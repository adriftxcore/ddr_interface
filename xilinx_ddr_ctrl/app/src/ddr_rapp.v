==> flow/design.v <==
`timescale 1ns / 1ps
module ddr_rdapp(
    clk                 ,
    rst_n               ,
    en                  ,
    bl                  ,
    addr                ,
    dat_o               ,
    nd                  ,
    done                ,
    busy                ,
    app_cmd             ,
    app_addr            ,
    app_en              ,
    app_rd_data         ,
    app_rd_data_end     ,
    app_rdy             ,
    app_rd_data_valid    
);
parameter   ADDR_W  =   28  ;
parameter   DATA_W  =   128 ;
parameter   BURST_L =   8   ;
parameter   BL_W    =   8   ;
parameter   STATE_W     =   2      ,
            IDLE        =   2'b01  ,
            ADDRANDRD   =   2'b10  ;
input                   clk                 ;
input                   rst_n               ;
input                   en                  ;
input   [BL_W-1:0]      bl                  ;
input   [ADDR_W-1:0]    addr                ;
output  [DATA_W-1:0]    dat_o               ;
output                  nd                  ;
output                  done                ;
output                  busy                ;
output  [2:0]           app_cmd             ;
output  [ADDR_W-1:0]    app_addr            ;
output                  app_en              ;
input   [DATA_W-1:0]    app_rd_data         ;
input                   app_rd_data_end     ;
input                   app_rdy             ;
input                   app_rd_data_valid   ;
reg     [2:0]           app_cmd             = 3'b001;
wire    [ADDR_W-1:0]    app_addr            ;
wire                    app_en              ;
reg     [DATA_W-1:0]    dat_o               ;
reg                     nd                  ;
reg                     busy                ;
reg                     done                ;
reg     [STATE_W-1:0]   state_c             ;
reg     [STATE_W-1:0]   state_n             ;
wire                    idl2addrandrd_start ;
wire                    addrandrd2rd_start  ;
reg     [BL_W-2:0]      bl_reg              ;
reg     [BL_W-1:0]      cnt_raddr           ;
wire                    add_cnt_raddr       ;
wire                    end_cnt_raddr       ;
reg     [ADDR_W-1:0]    cnt_addr            ;
wire                    add_cnt_addr        ;
wire                    end_cnt_addr        ;
reg     [BL_W-1:0]      cnt_rd              ;
wire                    add_cnt_rd          ;
wire                    end_cnt_rd          ;
always@(posedge clk or negedge rst_n)begin
    if(!rst_n)begin   
        state_c <= IDLE;
    end 
    else begin
        state_c <= state_n; 
    end
end
always@(*)begin 
case(state_c)   
    IDLE: begin  
        if(idl2addrandrd_start)begin 
            state_n = ADDRANDRD;
        end
        else begin
            state_n = state_c; 
        end
    end
    ADDRANDRD:begin
        if(addrandrd2rd_start)begin 
            state_n = IDLE;
        end
        else begin
            state_n = state_c;
        end
    end
    default:begin
        state_n = IDLE;
    end 
    endcase
end
assign idl2addrandrd_start   =   state_c == IDLE        && en         ;
assign addrandrd2rd_start    =   state_c == ADDRANDRD   && end_cnt_rd ;
always @(posedge clk or negedge rst_n)begin
    if(!rst_n)
        bl_reg <= 1;
    else if(state_c == IDLE & en & (bl >= 1))
        bl_reg <= bl;
end
always @(posedge clk or negedge rst_n)begin
    if(!rst_n)begin
        cnt_raddr <= 0;
    end
    else if(add_cnt_raddr)begin
        if(end_cnt_raddr)
            cnt_raddr <= 0;
        else
            cnt_raddr <= cnt_raddr + 1;
        end
end
assign add_cnt_raddr = (state_c == ADDRANDRD) & app_rdy;
assign end_cnt_raddr = add_cnt_raddr && cnt_raddr == bl_reg - 1 ;
always @(posedge clk or negedge rst_n)begin
    if(!rst_n)begin
        cnt_addr <= 0;
    end
    else if(state_c == IDLE && en)begin
        cnt_addr <= addr;
    end
    else if(add_cnt_addr)begin
        if(end_cnt_addr)
            cnt_addr <= 0;
        else
            cnt_addr <= cnt_addr + BURST_L;
    end
end
assign add_cnt_addr = (state_c == ADDRANDRD) & app_rdy;
assign end_cnt_addr = end_cnt_raddr;
always @(posedge clk or negedge rst_n)begin
    if(!rst_n)begin
        cnt_rd <= 0;
    end
    else if(add_cnt_rd)begin
        if(end_cnt_rd)
            cnt_rd <= 0;
        else
            cnt_rd <= cnt_rd + 1;
        end
end
assign add_cnt_rd = (state_c == ADDRANDRD) & app_rd_data_valid;
assign end_cnt_rd = add_cnt_rd && cnt_rd == bl_reg - 1 ;
assign app_addr     =   cnt_addr        ;
assign app_en       =   add_cnt_raddr   ;
always @(posedge clk or negedge rst_n)begin
    if(!rst_n)
        dat_o <= 0;
    else if((state_c == ADDRANDRD) & app_rd_data_valid)
        dat_o <= app_rd_data;
end
always @(posedge clk or negedge rst_n)begin
    if(!rst_n)
        nd <= 0;
    else if((state_c == ADDRANDRD) & app_rd_data_valid)
        nd <= 1;
    else
        nd <= 0;
end
always @(posedge clk or negedge rst_n)begin
    if(!rst_n)
        busy <= 0;
    else if(state_c == IDLE & en)
        busy <= 1;
    else if(done)
        busy <= 0;
end
always @(posedge clk)begin
    if(state_c == ADDRANDRD & end_cnt_rd)
        done <= 1;
    else
        done <= 0;
end
endmodule
-- From RTL to reports: ddr_rdapp
Tool output for the design above, in the order of the flow.
Line numbers count from 1 in the design file above.
Cell names lack the library's common part.
Not given: -
- design top: ddr_rdapp
- clock input: clk
- standard-cell library: sky130hd
- timing corner: tt_025C_1v80

-- Elaborated design
Counts by Yosys on the flattened word-level netlist (proc, flatten, opt, wreduce; memories kept). Register bits leave out memories and registers merged into their read ports (data or address). Print and check cells are left out. Cells with the same type and inputs are merged into one.
- noted output and inout port bits: 163
- register bits: 184
- input bits: 170
- noted reductions and logical operators: 7
- equality and inequality tests: 6
- mux-type cells at 12
- noted order comparisons: 1
- bitwise gates (word level): 5
- $add $sub $neg: 4
- operators by type and width (cell ; number):
    2-to-1 mux 28 bit ; 3
    == test 8 x 32 -> 1 bit ; 2
    adder 28 x 4 -> 28 bit (second input constant) ; 1
    adder 8 x 1 -> 8 bit (second input constant) ; 2
    2-to-1 mux 8 bit ; 2
    subtractor 7 x 1 -> 8 bit (second input constant) ; 1
    >= comparator 8 x 1 -> 1 bit (second input constant) ; 1
    bitwise AND 1 bit ; 5
    logical AND 1 bit ; 4
    inequality test 2 bit (second input constant) ; 2
    nonzero test 2 bit ; 2
    parallel mux 2 bit (select 2 bit) ; 1
    2-to-1 mux 2 bit ; 2
    2-to-1 mux 1 bit ; 4
    == test 2 x 1 -> 1 bit (second input constant) ; 1
    == test 2 bit (second input constant) ; 1
    AND reduction 2 bit ; 1

-- Longest topological paths
Yosys ltp: most cells in a row. Word level: on the elaborated netlist, between registers, memories and ports. Mapped: between sequential cells and ports; inverters and the memories' decode and read muxes count.
- depth after elaboration at 6
- ABC_AREA at 0
- depth in mapped cells at 12
- mapped depth without buffers: 8

-- Netlist
Yosys stat after the flow's synthesis: flattened, memories mapped to cells. It holds for the ABC_AREA given above (unset counts as 0); a run with the other value may have another netlist.
- cells by type (cell ; number ; area in all (sq um)):
    dfrtp_1 ; 181 ; 4.53E+03
    nand2_1 ; 430 ; 1.61E+03
    clkbuf_1 ; 41 ; 153.898
    xnor2_1 ; 17 ; 148.893
    nor2_1 ; 38 ; 142.637
    nand3_1 ; 25 ; 125.12
    xor2_1 ; 14 ; 122.618
    a221o_1 ; 9 ; 90.086
    a21oi_1 ; 16 ; 80.077
    o21ai_0 ; 15 ; 75.072
    o31ai_1 ; 8 ; 60.058
    mux2_2 ; 5 ; 56.304
    nor4_1 ; 9 ; 56.304
    or3_1 ; 9 ; 56.304
    dfstp_2 ; 2 ; 52.55
    ha_1 ; 4 ; 50.048
    nor3_1 ; 10 ; 50.048
    o211ai_1 ; 6 ; 45.043
Other cell types: 38; their cells: 89.
- flip-flop cells: 184
- noted mapped cells: 928
- synthesis area: 8152.8 sq um
- sequential area at 4601.9 sq um

-- Worst setup path after synthesis
OpenSTA on the mapped netlist: ideal clock, no wires. The path of least setup slack (recovery checks aside). Input and output delay are each 20% of the period. Register names are those of the netlist, which keeps one name where synthesis merged equal registers.
- path type: register to register
- from: reg bl_reg[0]
- to: reg cnt_addr[21]
- stages on the path at 13
- noted clock period: 3110 ps
- noted data required time: 2984 ps
- noted path buffers: 4
- time at the first pin: 0 ps
- arrival time: 2487 ps
- noted setup time: 126 ps
- noted path slack: 497 ps
- path delay at 2613 ps
- synthesis period reached: 2613 ps
"path delay" = arrival - input delay + setup time.
"stages on the path": output pins that drive a net of the path, with the launching flip-flop's if there is one; two outputs of one cell count as two.
"synthesis period reached" = period - worst setup slack (recovery checks aside). The figure is calculated, with input and output delays left at 20% of the set period.
The rows between start and end are the longest chain of elaborated cells between them; the timing report does not say that the signal goes this way. Where chains are equally long, one stands for them.
Each line given opens the expression or statement behind the cell; cells for indexed reads and writes are added by Yosys, which also makes memories of some case tables.
At most two assigning lines are given for a register; there are more.
- cells stage by stage: dfstp_2 buf_6 inv_1 ha_1 buf_2 xnor2_1 or3b_2 o211ai_1 o2111a_1 buf_6 buf_2 a21oi_1 a221o_1
- cells in the longest elaborated chain: 6
- ends and longest elaborated chain, post-synthesis (item ; RTL line ; RTL):
    start: declaration ; 54 ; reg     [BL_W-2:0]      bl_reg              ;
    start: assignment ; 99 ; bl_reg <= 1;
    start: assignment ; 101 ; bl_reg <= bl;
    subtractor 7 x 1 -> 8 bit ; 115 ; assign end_cnt_raddr = add_cnt_raddr && cnt_raddr == bl_reg - 1 ;
    == test 8 x 32 -> 1 bit ; 115 ;
    logical AND 1 bit ; 115 ;
    2-to-1 mux 28 bit ; 124 ; if(end_cnt_addr)
    2-to-1 mux 28 bit ; 123 ; else if(add_cnt_addr)begin
    2-to-1 mux 28 bit ; 120 ; else if(state_c == IDLE && en)begin
    end: assignment ; 121 ; cnt_addr <= addr;
    end: assignment ; 127 ; cnt_addr <= cnt_addr + BURST_L;
    end: declaration ; 58 ; reg     [ADDR_W-1:0]    cnt_addr            ;

-- Path in the finished layout
From the final timing report of run 1: the path of least setup slack in the routed layout; clock arrival at registers is part of the times.
The path's times are printed in steps of 10 ps; the period is the one set.
- path type: register to register
- from: reg bl_reg[1]
- to: reg cnt_addr[14]
- noted path slack: -300 ps
- time at the first pin: 420 ps
- stages on the path at 10
- noted setup time: 70 ps
- noted path buffers: 1
- arrival time: 2720 ps
- noted data required time: 2420 ps
- noted clock period: 2070 ps
The rows between start and end are the longest chain of elaborated cells between them; the timing report does not say that the signal goes this way. Where chains are equally long, one stands for them.
At most two assigning lines are given for a register; there are more.
- cells stage by stage: dfrtp_1 inv_2 ha_4 nor3b_4 nor3b_4 xnor3_1 o2111a_1 buf_12 or4b_1 a31oi_1
- cells in the longest elaborated chain: 6
- ends and longest elaborated chain, post-layout (item ; RTL line ; RTL):
    start: declaration ; 54 ; reg     [BL_W-2:0]      bl_reg              ;
    start: assignment ; 99 ; bl_reg <= 1;
    start: assignment ; 101 ; bl_reg <= bl;
    subtractor 7 x 1 -> 8 bit ; 115 ; assign end_cnt_raddr = add_cnt_raddr && cnt_raddr == bl_reg - 1 ;
    == test 8 x 32 -> 1 bit ; 115 ;
    logical AND 1 bit ; 115 ;
    2-to-1 mux 28 bit ; 124 ; if(end_cnt_addr)
    2-to-1 mux 28 bit ; 123 ; else if(add_cnt_addr)begin
    2-to-1 mux 28 bit ; 120 ; else if(state_c == IDLE && en)begin
    end: assignment ; 121 ; cnt_addr <= addr;
    end: assignment ; 127 ; cnt_addr <= cnt_addr + BURST_L;
    end: declaration ; 58 ; reg     [ADDR_W-1:0]    cnt_addr            ;

Measured data: module ddr_rdapp, platform sky130hd, 2 stored runs of the flow under differing settings, order arbitrary. Input and output delays are each 20% of the period that was set; the output load is 0.01 pF.
"clock period reached" is the run's clock period less its worst setup slack. It is reckoned from that one timing run; input and output delays stay at 20% of the period that was set.

Run 1

==> flow/run.sh <==
#!/bin/bash
# the make line also repeats the synthesis and layout settings of config.mk as NAME=value (left out here)
make -C /OpenROAD-flow-scripts/flow DESIGN_CONFIG=/design/flow/config.mk WORK_HOME=/design/flow/orfs CLKGATE_MAP_FILE= finish
==> flow/config.mk <==
export PLATFORM = sky130hd
export DESIGN_NAME = ddr_rdapp
export DESIGN_NICKNAME = ddr_rdapp
export VERILOG_FILES = /design/flow/design.v
export SDC_FILE = /design/flow/constraint.sdc
export NUM_CORES = 4
export LEC_CHECK = 0
export CAP_MARGIN = 20
export CELL_PAD_IN_SITES_DETAIL_PLACEMENT = 0
export CELL_PAD_IN_SITES_GLOBAL_PLACEMENT = 2
export CORE_ASPECT_RATIO = 1.24
export CORE_MARGIN = 2
export CORE_UTILIZATION = 38
export SETUP_SLACK_MARGIN = 0.5
export SLEW_MARGIN = 20
export TNS_END_PERCENT = 65
==> flow/constraint.sdc <==
create_clock -name core_clock -period 2.07 [get_ports {clk}]
set_input_delay 0.4140 -clock core_clock [delete_from_list [all_inputs] [get_ports {clk}]]
set_output_delay 0.4140 -clock core_clock [all_outputs]
set_load 0.01 [all_outputs]

Measured in run 1:
- noted the cell area after synthesis: 8,152.8 sq um
- noted the worst-case hold slack: 449 ps
- clock period reached at 2,365 ps
- smallest setup slack at -295 ps
- noted the standard-cell area after layout: 13,305.3 sq um
- noted the total negative setup slack: -8,459 ps
- noted the die area: 22,649.4 sq um

Run 2

==> flow/run.sh <==
#!/bin/bash
# the make line also repeats the synthesis and layout settings of config.mk as NAME=value (left out here)
make -C /OpenROAD-flow-scripts/flow DESIGN_CONFIG=/design/flow/config.mk WORK_HOME=/design/flow/orfs CLKGATE_MAP_FILE= finish
==> flow/config.mk <==
export PLATFORM = sky130hd
export DESIGN_NAME = ddr_rdapp
export DESIGN_NICKNAME = ddr_rdapp
export VERILOG_FILES = /design/flow/design.v
export SDC_FILE = /design/flow/constraint.sdc
export NUM_CORES = 4
export LEC_CHECK = 0
export CAP_MARGIN = 20
export CELL_PAD_IN_SITES_DETAIL_PLACEMENT = 1
export CORE_ASPECT_RATIO = 1.05
export CORE_MARGIN = 2
export CORE_UTILIZATION = 56
export GPL_ROUTABILITY_DRIVEN = 1
export GPL_TIMING_DRIVEN = 1
export HOLD_SLACK_MARGIN = 0.09
export MIN_ROUTING_LAYER = met2
export PLACE_DENSITY_LB_ADDON = 0.01
export SETUP_SLACK_MARGIN = 0.17
export SLEW_MARGIN = 20
export TNS_END_PERCENT = 50
==> flow/constraint.sdc <==
create_clock -name core_clock -period 1.74 [get_ports {clk}]
set_input_delay 0.3480 -clock core_clock [delete_from_list [all_inputs] [get_ports {clk}]]
set_output_delay 0.3480 -clock core_clock [all_outputs]
set_load 0.01 [all_outputs]

Run 2: stopped before the end: placement reported DPL-0033.
